==> flow/design.v <==
module result_counter
 #(parameter ACCUM_SIZE = 64,
   parameter NUM_FEAT = 2,
   parameter NUM_SV = 3,
   parameter NUM_INST = 2)
 (input   logic clk, rst, start, done,
  input   logic [ACCUM_SIZE-1:0]  result,
  output  logic [NUM_INST-1:0][ACCUM_SIZE-1:0]  results);
  enum  logic [1:0] {IDLE, FIRST, LATER} count_cs;
  logic [$clog2(NUM_SV*NUM_FEAT)-1:0] count;
  logic [$clog2(NUM_INST)-1:0]        result_i;
  logic valid;   
  always_ff @(posedge clk, posedge rst) begin
    if (rst) begin
      count <= 0;
      result_i <= 0;
      results <= 0;
      count_cs <= IDLE;
    end else begin
      case (count_cs)
        IDLE:   begin
                  count <= (start) ? count + 1 : 0;
                  result_i <= 0;
                  count_cs <= (start) ? FIRST : IDLE;
                end
        FIRST:  begin
                  if (count == NUM_SV * NUM_FEAT) begin
                    count <= 1;
                    result_i <= 1;
                    results[0] <= result;
                    count_cs <= LATER;
                  end else begin
                    count <= count + 1;
                    result_i <= 0;
                    count_cs <= FIRST;
                  end
                end
        LATER:  begin
                  if (done) begin
                    count <= 0;
                    result_i <= 0;
                    results[result_i] <= result;
                    count_cs <= IDLE;
                  end else begin
                    if (count == NUM_SV) begin
                      count <= 1;
                      result_i <= result_i + 1;
                      results[result_i] <= result;
                    end else begin
                      count <= count + 1;
                    end
                    count_cs <= LATER;
                  end
                end
      endcase
    end
  end
  always_comb begin
    valid = ((count_cs == FIRST) && (count == NUM_SV*NUM_FEAT)) ||
            ((count_cs == LATER) && (count == NUM_SV));
  end
endmodule: result_counter
== Step by step through the tools: result_counter ==
Tool output for the design above, in the order of the flow.
Lines are those of the file above, counted from 1.
Operators carry their Yosys type and port widths (W data, S select, Z words).
Cell names lack the library's common part.
The mark -- stands for no value.
Inputs
  top: result_counter
  clock input: clk
  standard-cell library: sky130hd
  corner: tt_025C_1v80

== Word level ==
Yosys after proc, flatten, opt, wreduce and memory -nomap, before mapping. Memory bits, and registers merged into a memory's read port (data or address), are not among the register bits. Print and check cells are not counted. Equal cells are merged and count once.
Cells by class
  add/sub/neg operators: 3
  multiply operators: 0
  divide/modulo/power cells: 0
  magnitude comparators: 0
  equality and inequality tests: 6
  shifts and indexed selects: 2
  mux-type cells: 17
  bitwise gates (word level): 3
  reduce/logical cells: 7
Operators with widths (number)
  $mux W128: 2
  $and A128 B128 Y128: 1
  $or A128 B128 Y128: 1
  $not A128 Y128: 1
  $shift A64 B33 Y128: 1
  $shift A64 B33 Y128 const A: 1
  $pmux W64 S2: 1
  $mux W64: 1
  $neg A7 Y33: 1
  $mux W3: 4
  $pmux W3 S3: 1
  $pmux W2 S3: 1
  $reduce_and A2 Y1: 2
  $reduce_bool A2 Y1: 2
  $mux W2: 2
  $mux W1: 4
  $add A3 B1 Y3 const B: 1
  $eq A3 B2 Y1 const B: 1
  $eq A3 B3 Y1 const B: 1
  $ne A3 B3 Y1 const B: 1
  $reduce_and A3 Y1: 1
  $reduce_bool A3 Y1: 1
  $pmux W1 S3: 1
  $eq A2 B1 Y1 const B: 1
  $eq A2 B2 Y1 const B: 1
  $ne A2 B2 Y1 const B: 1
  $logic_not A2 Y1: 1
  $add A1 B1 Y1 const B: 1
Word-level totals
  register bits: 134
  bits in latches: 0
  bits in writable memories: 0
  bits in read-only memories: 0
  clocked read ports x word width: 0
  memories: 0
  input bits: 68
  output and inout port bits: 128
  cells after elaboration: 43

== Depth ==
Longest topological path by Yosys (ltp), each cell counted once; first at word level (registers and memories cut), then after technology mapping (sequential cells cut; the memories' decode and read muxes count).
Depth
  word-level depth: 8
  ABC_AREA: 0
  mapped depth: 6
  mapped depth without buffers: 5

== Synthesis result ==
The flow's flattened synthesis, as Yosys stat reports it; memories are mapped. The netlist is that of the ABC_AREA named above (0 if unset); the other value can give another one.
Mapped netlist
  mapped cells: 315
  chip area (Yosys): 5413.9 µm²
  sequential area: 3379.5 µm²
  flip-flop cells: 135
  buffer cells: 12
Cells by type
  dfrtp_1: number 134, total area 3.35E+03 µm²
  mux2_4: number 60, total area 900.864 µm²
  mux2_2: number 68, total area 765.734 µm²
  buf_6: number 6, total area 67.565 µm²
  ha_1: number 4, total area 50.048 µm²
  buf_2: number 6, total area 30.029 µm²
  dfstp_2: number 1, total area 26.275 µm²
  inv_1: number 6, total area 22.522 µm²
  nor4_4: number 1, total area 21.27 µm²
  a21oi_1: number 3, total area 15.014 µm²
  nor3b_1: number 2, total area 15.014 µm²
  a31oi_1: number 2, total area 12.512 µm²
  nand2_1: number 3, total area 11.261 µm²
  o21ai_0: number 2, total area 10.01 µm²
  a22o_1: number 1, total area 8.758 µm²
  and2_4: number 1, total area 8.758 µm²
  o221ai_1: number 1, total area 8.758 µm²
  a211oi_1: number 1, total area 7.507 µm²
Other cell types: 12; their cells: 13.

== Path before layout ==
OpenSTA on the mapped netlist: ideal clock, no wires. The path of least setup slack (recovery checks aside). Input and output delay are each 20% of the period. Register names are those of the netlist, which keeps one name where synthesis merged equal registers.
Timing path after synthesis
  path type: in2reg
  start: in done
  end: reg (name not given)
  period: 4.67 ns
  external input delay: 0.934 ns
  setup time: 0.125 ns
  time at the first pin: 0.934 ns
  data arrival time: 2.019 ns
  required time: 4.545 ns
  slack: 2.526 ns
  path delay: 1.210 ns
  driving pins on the path: 4
  path buffers: 1
  period reached after synthesis: 2.144 ns
"path delay" = arrival - input delay + setup time.
"driving pins on the path" counts driving pins, that of a launching flip-flop among them; a cell with two outputs on the path counts twice.
"period reached after synthesis" is the clock period less the worst setup slack; recovery checks do not enter. This is arithmetic on one report: input and output delays are still those of the set period (20% each).
On the way, after synthesis
  path through: nor3b_1 > nor4_4 > buf_6 > mux2_4
RTL lines, path after synthesis
  from (decl): RTL line 6  | (input   logic clk, rst, start, done,
Chain of elaborated cells between the ends: none given.

== Worst path after layout ==
From the final timing report of run 1: the path of least setup slack in the routed layout; clock arrival at registers is part of the times.
Timing path after layout
  path type: reg2reg
  start: reg count[0]
  end: reg (name not given)
  period: 1.51 ns
  setup time: 0.11 ns
  time at the first pin: 0.41 ns
  data arrival time: 2.20 ns
  required time: 1.80 ns
  slack: -0.40 ns
  driving pins on the path: 8
  path buffers: 2
At most two assigning lines are given for a register; there are more.
On the way, after layout
  path through: dfrtp_1 > ha_2 > ha_4 > nor3b_4 > nor4_4 > buf_12 > buf_16 > mux2_4
RTL lines, path after layout
  from (decl): RTL line 10  | logic [$clog2(NUM_SV*NUM_FEAT)-1:0] count;
  from (assign): RTL line 22  | count <= (start) ? count + 1 : 0;
  from (assign): RTL line 33  | count <= count + 1;
Chain of elaborated cells between the ends: none given.

Ticket comment

Measured data: module result_counter, platform sky130hd, 2 stored runs of the flow under differing settings, order arbitrary. Input and output delays are each 20% of the period that was set; the output load is 0.01 pF.
"achieved clock period (ns)" means the clock period less the worst setup slack. The figure is calculated, with input and output delays left at 20% of the set period.
"worst setup path time (ns)" is the time allowed to the run's worst setup path (the clock period less input and output delay, where it has them) less its slack. Clock arrival times count: a late capture clock shortens it, a late launch clock lengthens it.
"finish__power__total" is the tool's figure for a default switching activity; nothing was simulated.

settings of run 1
{
  "period_ns": 1.51,
  "CORE_UTILIZATION": 23,
  "SETUP_SLACK_MARGIN": 0.12,
  "CELL_PAD_IN_SITES_DETAIL_PLACEMENT": 2,
  "GPL_ROUTABILITY_DRIVEN": 0,
  "CAP_MARGIN": 20,
  "CORE_MARGIN": 2,
  "SLEW_MARGIN": 20
}
report of run 1
yosys chip area after synthesis (um^2): 5413.9
finish__design__die__area: 24782.6
finish__design__instance__area__stdcell: 8956.1
finish__design__instance__utilization: 0.3850
finish__timing__setup__ws: -0.399
finish__timing__setup__tns: -44.904
finish__timing__hold__ws: 0.424
finish__power__total: 1.794e-02
achieved clock period (ns): 1.909
worst setup path time (ns): 1.91
worst setup path kind: reg2reg

settings of run 2
{
  "period_ns": 2.74,
  "CORE_UTILIZATION": 17,
  "SETUP_SLACK_MARGIN": 0.55,
  "PLACE_DENSITY_LB_ADDON": 0.06,
  "CORE_ASPECT_RATIO": 1.13,
  "ABC_AREA": 1,
  "CTS_CLUSTER_SIZE": 43,
  "CTS_CLUSTER_DIAMETER": 107,
  "MIN_ROUTING_LAYER": "met2",
  "CAP_MARGIN": 20,
  "CORE_MARGIN": 2,
  "SLEW_MARGIN": 20
}
report of run 2
yosys chip area after synthesis (um^2): 5874.4
finish__design__die__area: 36061.1
finish__design__instance__area__stdcell: 8893.5
finish__design__instance__utilization: 0.2605
finish__timing__setup__ws: 0.731
finish__timing__setup__tns: 0.000
finish__timing__hold__ws: 0.468
finish__power__total: 1.026e-02
achieved clock period (ns): 2.009
worst setup path time (ns): 2.01
worst setup path kind: reg2reg
